==> flow/design.v <==
module sdram_con2(
    input   logic           clk, clk_sdrami, rst,
    input   logic   [22:0]  addrin,
    input   logic           wrreq, rereq,
    input   logic   [15:0]  datain,  
    output  logic   [15:0]  dataout, 
    output  logic           rwdone_w, rw_wait, rw_busy,
    inout           [15:0]  sdram_dqo,
    output  logic           sdram_dqm1, sdram_dqm0,
    output  logic           sdram_cke,
                            sdram_clk,
                            sdram_wen,
                            sdram_casn,
                            sdram_rasn,
                            sdram_csn,
    output  logic   [1:0]   sdram_ba,
    output  logic   [12:0]  sdram_addr
);
    localparam CAS_Latency = 'd2;
    localparam WAITC_CONST = 'd1;
    localparam REFC_CONST  = 'd7;
    localparam REFRESH_COUNT = 'd3000;
    logic   [9:0]   rowaddr, coladdr;
    logic   [3:0]   command_wire;
    logic   [15:0]  waitcount, refcount;
    logic   [31:0]  reftimer;
    assign  {sdram_csn, sdram_rasn, sdram_casn, sdram_wen} = command_wire; 
    assign  sdram_dqm0 = 'b0;
    assign  sdram_dqm1 = 'b0;
    assign  sdram_cke  = 'b1;
    assign  sdram_clk  = clk_sdrami;
    localparam  COM_ACT = 'b0011;
    localparam  COM_PRE = 'b0010;
    localparam  COM_RED = 'b0101;
    localparam  COM_WRI = 'b0100;
    localparam  COM_NOP = 'b0111;
    localparam  COM_REF = 'b0001;
    localparam  COM_BST = 'b0110;
    localparam  BA_PALL = 'b00_00_1_0000000000;
    typedef enum logic  [4:0] { 
        prechargeS, idleS, refreshS, RowAS, write1S, write2S, write3S, read1S, read2S, read3S,
        waitNclk
    } state_def;
    state_def state, afstate;
    always_comb begin
            case(afstate)
                idleS:      sdram_dqo <= 16'h0000;
                RowAS:      sdram_dqo <= datain;
                read1S:     sdram_dqo <= (CAS_Latency == 'd2)? 16'hzzzz : 16'h0000;
                read2S:     sdram_dqo <= 16'hzzzz;
                read3S:     sdram_dqo <= 16'hzzzz;
                write1S:    sdram_dqo <= 16'h0000;
                write2S:    sdram_dqo <= 16'h0000;
                write3S:    sdram_dqo <= 16'h0000;
                waitNclk:   sdram_dqo <= 16'h0000;
                refreshS:   sdram_dqo <= 16'h0000;
                default :   sdram_dqo <= 16'h0000;
            endcase
    end
    always_comb begin
            case(afstate)
                idleS:      dataout <= 16'h0000;
                RowAS:      dataout <= datain;
                read1S:     dataout <= (CAS_Latency == 'd2)? sdram_dqo : 16'h0000;
                read2S:     dataout <= sdram_dqo;
                read3S:     dataout <= sdram_dqo;
                write1S:    dataout <= 16'h0000;
                write2S:    dataout <= 16'h0000;
                write3S:    dataout <= 16'h0000;
                waitNclk:   dataout <= 16'h0000;
                refreshS:   dataout <= 16'h0000;
                default :   dataout <= 16'h0000;
            endcase
    end
    always_ff @(posedge clk or posedge rst)begin
        if(rst)begin
            {sdram_ba, sdram_addr} <= BA_PALL;
        end else begin
            case(state)
                idleS:begin
                    if(wrreq | rereq) {sdram_ba, sdram_addr} <= {2'b00, addrin[22:10]};
                end
                RowAS:begin
                    if(wrreq | rereq)        {sdram_ba, sdram_addr} <= {2'b00, 3'b000, addrin[9:0]};
                    else if(reftimer <= 'd10){sdram_ba, sdram_addr} <= {2'b00, 3'b000, 10'b0};
                    else                     {sdram_ba, sdram_addr} <= {2'b00, 3'b000, 10'b0};
                end
                read1S: {sdram_ba, sdram_addr} <= {2'b00, 13'b0};
                read2S: {sdram_ba, sdram_addr} <= {2'b00, 13'b0};
                read3S: {sdram_ba, sdram_addr} <= {2'b00, 13'b0};
                write1S:{sdram_ba, sdram_addr} <= {2'b00, 13'b0};
                write2S:{sdram_ba, sdram_addr} <= {2'b00, 13'b0};
                write3S:{sdram_ba, sdram_addr} <= {2'b00, 13'b0};
                waitNclk:{sdram_ba, sdram_addr}<= (waitcount == WAITC_CONST) ? {2'b00, 3'b001, 10'b0} : {2'b00, 13'b0};
                refreshS:{sdram_ba, sdram_addr}<= {2'b00, 13'b0};
                default:{sdram_ba, sdram_addr} <= {2'b00, 13'b0};
            endcase
        end
    end
    always_ff @(posedge clk or posedge rst)begin
        if(rst) begin
            waitcount <= WAITC_CONST;
            refcount  <= REFC_CONST;
            command_wire <= COM_PRE;
            state <= waitNclk;
            rw_busy <= 'b1;
        end else begin
            if(state == refreshS) reftimer <= REFRESH_COUNT;
            else reftimer <= reftimer - 'd1;
            afstate = state;
            case(state)
                prechargeS : begin
                    command_wire <= COM_NOP;
                    state <= idleS;
                    rw_busy <= 'b0;
                end
                idleS : begin
                    if(wrreq | rereq)begin
                        command_wire <= COM_ACT;
                        state <= RowAS;
                        rw_busy <= 'b1;
                    end else if(reftimer <= 'd10)begin
                        command_wire <= COM_REF;
                        state <= refreshS;
                        rw_busy <= 'b1;
                    end else begin
                        command_wire <= COM_PRE;  
                        state <= idleS;
                        rw_busy <= 'b0;
                    end
                end
                RowAS:begin
                    if(wrreq) begin
                        command_wire <= COM_WRI;
                        rw_wait <= 'b1;
                        state <= write1S;
                    end else begin
                        command_wire <= COM_RED;
                        rw_wait <= 'b1;
                        state <= read1S;
                    end
                end
                read1S:begin
                    command_wire <= COM_BST;
                    state <= read2S;
                end
                read2S:begin
                    command_wire <= COM_NOP;
                    rw_wait <=  (CAS_Latency == 'd2)  ? 'b0 : 'b1;
                    rwdone_w <= (CAS_Latency == 'd2)  ? 'b1 : 'b0;
                    state <= (CAS_Latency == 'd2) ? waitNclk : read3S;
                end
                read3S:begin
                    command_wire <= COM_NOP;
                    rw_wait <= 'b0;
                    rwdone_w <= 'b1;
                    state <= waitNclk;
                end
                write1S:begin
                    command_wire <= COM_BST;
                    state <= write2S;
                end
                write2S:begin
                    command_wire <= COM_NOP;
                    rw_wait  <= (CAS_Latency == 'd2) ? 'b0 : 'b1;
                    rwdone_w <= (CAS_Latency == 'd2) ? 'b1 : 'b0;
                    state <= (CAS_Latency == 'd2) ? waitNclk : write3S;                    
                end
                write3S:begin
                    command_wire <= COM_NOP;
                    rw_wait <= 'b0;
                    rwdone_w <= 'b1;
                    state <= waitNclk;
                end
                waitNclk: begin
                    command_wire <= (waitcount == WAITC_CONST) ? COM_PRE : COM_NOP;
                    rwdone_w <= (waitcount == WAITC_CONST) ? 'b0 : rwdone_w;
                    waitcount <= (waitcount == 'd0) ? WAITC_CONST : waitcount - 'd1;
                    state <= (waitcount == 'd0) ?  prechargeS : waitNclk;
                    rw_busy <= (waitcount == 'd0) ? 'b0 : 'b1;
                end
                refreshS: begin
                    command_wire <= COM_NOP;
                    refcount <= (refcount == 'd0) ? REFC_CONST : refcount - 'd1;
                    state    <= (refcount == 'd0) ? idleS : refreshS;
                    rw_busy  <= (refcount == 'd0) ? 'b0 : 'b1;
                end
                default : state <= idleS;
            endcase
        end
    end
endmodule
== From RTL to reports: sdram_con2 ==
The steps from the RTL of sdram_con2 to its reports follow in flow order.
Line numbers count from 1 in the design file above.
Operators carry their Yosys type and port widths (W data, S select, Z words).
Cell names lack the library's common part.
Not given: -

* Top module: sdram_con2
* Clock port: clk
* Standard-cell library: sky130hd
* Timing corner: tt_025C_1v80

== Word-level counts ==
Yosys after proc, flatten, opt, wreduce and memory -nomap, before mapping. Memory bits, and registers merged into a memory's read port (data or address), are not among the register bits. Print and check cells are not counted. Equal cells are merged and count once.

* Reduce/logical cells: 13
* Add/sub/neg operators: 3
* Mux-type cells: 29
* Magnitude comparators: 1
* Equality and inequality tests: 17
* Bitwise gates (word level): 2

{| class="wikitable"
|+ Operators with widths
! cell !! number
|-
| $pmux W16 S2 || 2
|-
| $pmux W13 S3 || 1
|-
| $pmux W5 S7 || 1
|-
| $sub A16 B1 Y16 const B || 2
|-
| $logic_not A16 Y1 || 2
|-
| $sub A32 B1 Y32 const B || 1
|-
| $le A32 B4 Y1 const B || 1
|-
| $mux W16 || 2
|-
| $eq A5 B3 Y1 const B || 5
|-
| $eq A5 B4 Y1 const B || 5
|-
| $pmux W4 S5 || 1
|-
| $eq A16 B1 Y1 const B || 1
|-
| $eq A5 B2 Y1 const B || 3
|-
| $mux W2 || 7
|-
| $mux W13 || 1
|-
| $mux W11 || 1
|-
| $mux W10 || 1
|-
| $reduce_or A6 Y1 || 1
|-
| $mux W1 || 6
|-
| $eq A5 B1 Y1 const B || 1
|-
| $logic_not A5 Y1 || 1
|-
| $reduce_bool A5 Y1 || 1
|-
| $ne A2 B2 Y1 const B || 2
|-
| $reduce_bool A2 Y1 || 2
|-
| $reduce_bool A4 Y1 || 1
|-
| $reduce_or A4 Y1 || 1
|-
| $pmux W2 S2 || 1
|-
| $pmux W1 S4 || 1
|}

Other operator kinds: 9; their cells: 10.

* Input bits: 44
* Output and inout bits: 58
* Flip-flop bits (word level): 96
* Elaborated cells: 76

== Depth ==
Longest topological path by Yosys (ltp), each cell counted once; first at word level (registers and memories cut), then after technology mapping (sequential cells cut; the memories' decode and read muxes count).

* Depth after elaboration: 4
* ABC_AREA: 0
* Depth in mapped cells: 9

== After synthesis ==
Source: synth_stat.txt of the flow (Yosys; design flattened, memories mapped). It holds for the ABC_AREA given above (unset counts as 0); a run with the other value may have another netlist.

* Mapped flip-flops: 91
* Area of sequential cells: 2478.6 sq um
* Standard cells after synthesis: 506
* Buffer cells: 47
* Synthesis area: 4916.0 sq um

{| class="wikitable"
|+ Cell types
! cell !! number
|-
| edfxtp_1 || 38
|-
| dfrtp_1 || 44
|-
| xnor2_1 || 31
|-
| nor2_1 || 65
|-
| dfstp_2 || 9
|-
| buf_4 || 23
|-
| nand2_1 || 46
|-
| nor4_1 || 21
|-
| a21oi_1 || 25
|-
| and2_1 || 18
|-
| or3_1 || 15
|-
| clkbuf_1 || 23
|-
| nor3_1 || 17
|-
| or4_1 || 11
|-
| o21ai_0 || 15
|-
| a31oi_1 || 11
|-
| ha_1 || 5
|-
| xor2_1 || 7
|}

Not listed: further types 35, cells in them 82.

== Worst setup path after synthesis ==
Path of least setup slack by OpenSTA after synthesis, without wires, with an ideal clock, recovery checks aside; 20% of the period is set as input and as output delay. Where synthesis merged equal registers, the netlist keeps one of their names.

* Path kind: input-to-reg
* From: input rst
* To: register afstate[0]
* Path delay: 2.224 ns
* Stages: 1
* Time at the first pin: 0.596 ns
* Required time: 2.535 ns
* Slack: 0.160 ns
* Period: 2.98 ns
* Setup time: 0.445 ns
* Arrival: 2.375 ns
* Synthesis period reached: 2.82 ns

"path delay" is the arrival time less input delay plus setup time.
"stages" counts driving pins, that of a launching flip-flop among them; a cell with two outputs on the path counts twice.
"synthesis period reached" = period - worst setup slack (recovery checks aside). The figure is calculated, with input and output delays left at 20% of the set period.

* Cells stage by stage: inv_1
* Cells in the longest elaborated chain: 0
* Elaborated cells on any way between the ends: 0
* RTL lines with such cells: 0

{| class="wikitable"
|+ Ends and longest elaborated chain, after synthesis
! item !! line !! text
|-
| start: declaration || 2 || <nowiki>input   logic           clk, clk_sdrami, rst,</nowiki>
|-
| end: assignment || 110 || <nowiki>afstate = state;</nowiki>
|-
| end: declaration || 44 || <nowiki>state_def state, afstate;</nowiki>
|}

== Path in the finished layout ==
Path of least setup slack in the final report of entry A (OpenROAD, finished layout, wires in). Where an end is a register, its clock arrival counts in the times.

* Path kind: reg-to-reg
* From: register reftimer[4]
* To: register state[0]
* Slack: 0.76 ns
* Required time: 3.67 ns
* Period: 3.46 ns
* Time at the first pin: 0.33 ns
* Setup time: 0.12 ns
* Arrival: 2.91 ns
* Stages: 6

Between the ends stands the longest chain of elaborated cells between them, by number of cells; it is not shown to be the way that was timed. Of several equally long chains one is given.
A line is the first line of the expression or statement that the cell stems from. Yosys adds cells for indexed reads and writes and turns some case tables into memories.
A register here has more assigning lines than the two given.

* Cells stage by stage: edfxtp_1 -> or4_1 -> or3_1 -> nor4_1 -> a21o_1 -> nand4b_1
* Cells in the longest elaborated chain: 4
* Elaborated cells on any way between the ends: 4

{| class="wikitable"
|+ Ends and longest elaborated chain, after layout
! item !! line !! text
|-
| start: declaration || 26 || <nowiki>logic   [31:0]  reftimer;</nowiki>
|-
| start: assignment || 108 || <nowiki>if(state == refreshS) reftimer <= REFRESH_COUNT;</nowiki>
|-
| start: assignment || 109 || <nowiki>else reftimer <= reftimer - 'd1;</nowiki>
|-
| $le A32 B4 Y1 || 122 || <nowiki>end else if(reftimer <= 'd10)begin</nowiki>
|-
| $mux W2 || 122 ||
|-
| $mux W2 || 118 || <nowiki>if(wrreq | rereq)begin</nowiki>
|-
| $pmux W5 S7 || 111 || <nowiki>case(state)</nowiki>
|-
| end: assignment || 105 || <nowiki>state <= waitNclk;</nowiki>
|-
| end: assignment || 114 || <nowiki>state <= idleS;</nowiki>
|-
| end: declaration || 44 || <nowiki>state_def state, afstate;</nowiki>
|}

--- measured runs ---
Module sdram_con2, platform sky130hd: 2 stored runs of the flow (Yosys, OpenROAD) with differing settings, in no particular order. Input and output delays are each 20% of the period that was set; the output load is 0.01 pF.
By "reached clock period" is meant the clock period of the run minus its worst setup slack. This is arithmetic on one report: input and output delays are still those of the set period (20% each).
"time used up by the worst setup path" = time allowed to the worst setup path (clock period - input delay - output delay, where it has them) - its slack; a late launch clock adds to it, a late capture clock takes from it.
"power" rests on the timing tool's default activity at the inputs, not on a simulated workload.

=== Entry A ===
{| class="wikitable"
! Setting !! Value
|-
| period_ns || 3.46
|-
| CORE_UTILIZATION || 24
|-
| CAP_MARGIN || 20
|-
| CORE_MARGIN || 2
|-
| SLEW_MARGIN || 20
|-
! Result !! Value
|-
| Chip area after synthesis (Yosys) || 4916.0 sq um
|-
| Full die area || 21644.3 sq um
|-
| Area of the standard cells in the finished layout || 6162.2 sq um
|-
| Utilization || 30.6%
|-
| Worst slack on setup checks || 0.765 ns
|-
| Setup TNS || 0.000 ns
|-
| Lowest hold slack || 0.506 ns
|-
| Power || 4.400 mW
|-
| Reached clock period || 2.695 ns
|-
| Time used up by the worst setup path || 2.70 ns
|-
| Class of the worst setup path || reg-to-reg
|}

=== Entry B ===
{| class="wikitable"
! Setting !! Value
|-
| period_ns || 4.1
|-
| CORE_UTILIZATION || 23
|-
| SETUP_SLACK_MARGIN || 1.18
|-
| PLACE_DENSITY_LB_ADDON || 0.12
|-
| CELL_PAD_IN_SITES_DETAIL_PLACEMENT || 2
|-
| TNS_END_PERCENT || 70
|-
| CTS_CLUSTER_DIAMETER || 227
|-
| SLEW_MARGIN || 25
|-
| MAX_ROUTING_LAYER || met5
|-
| CAP_MARGIN || 20
|-
| CORE_MARGIN || 2
|-
! Result !! Value
|-
| Chip area after synthesis (Yosys) || 4916.0 sq um
|-
| Full die area || 22558.5 sq um
|-
| Area of the standard cells in the finished layout || 6213.5 sq um
|-
| Utilization || 29.6%
|-
| Worst slack on setup checks || 1.180 ns
|-
| Setup TNS || 0.000 ns
|-
| Lowest hold slack || 0.504 ns
|-
| Power || 3.877 mW
|-
| Reached clock period || 2.920 ns
|-
| Time used up by the worst setup path || 1.28 ns
|-
| Class of the worst setup path || input-to-output
|}
--- end ---
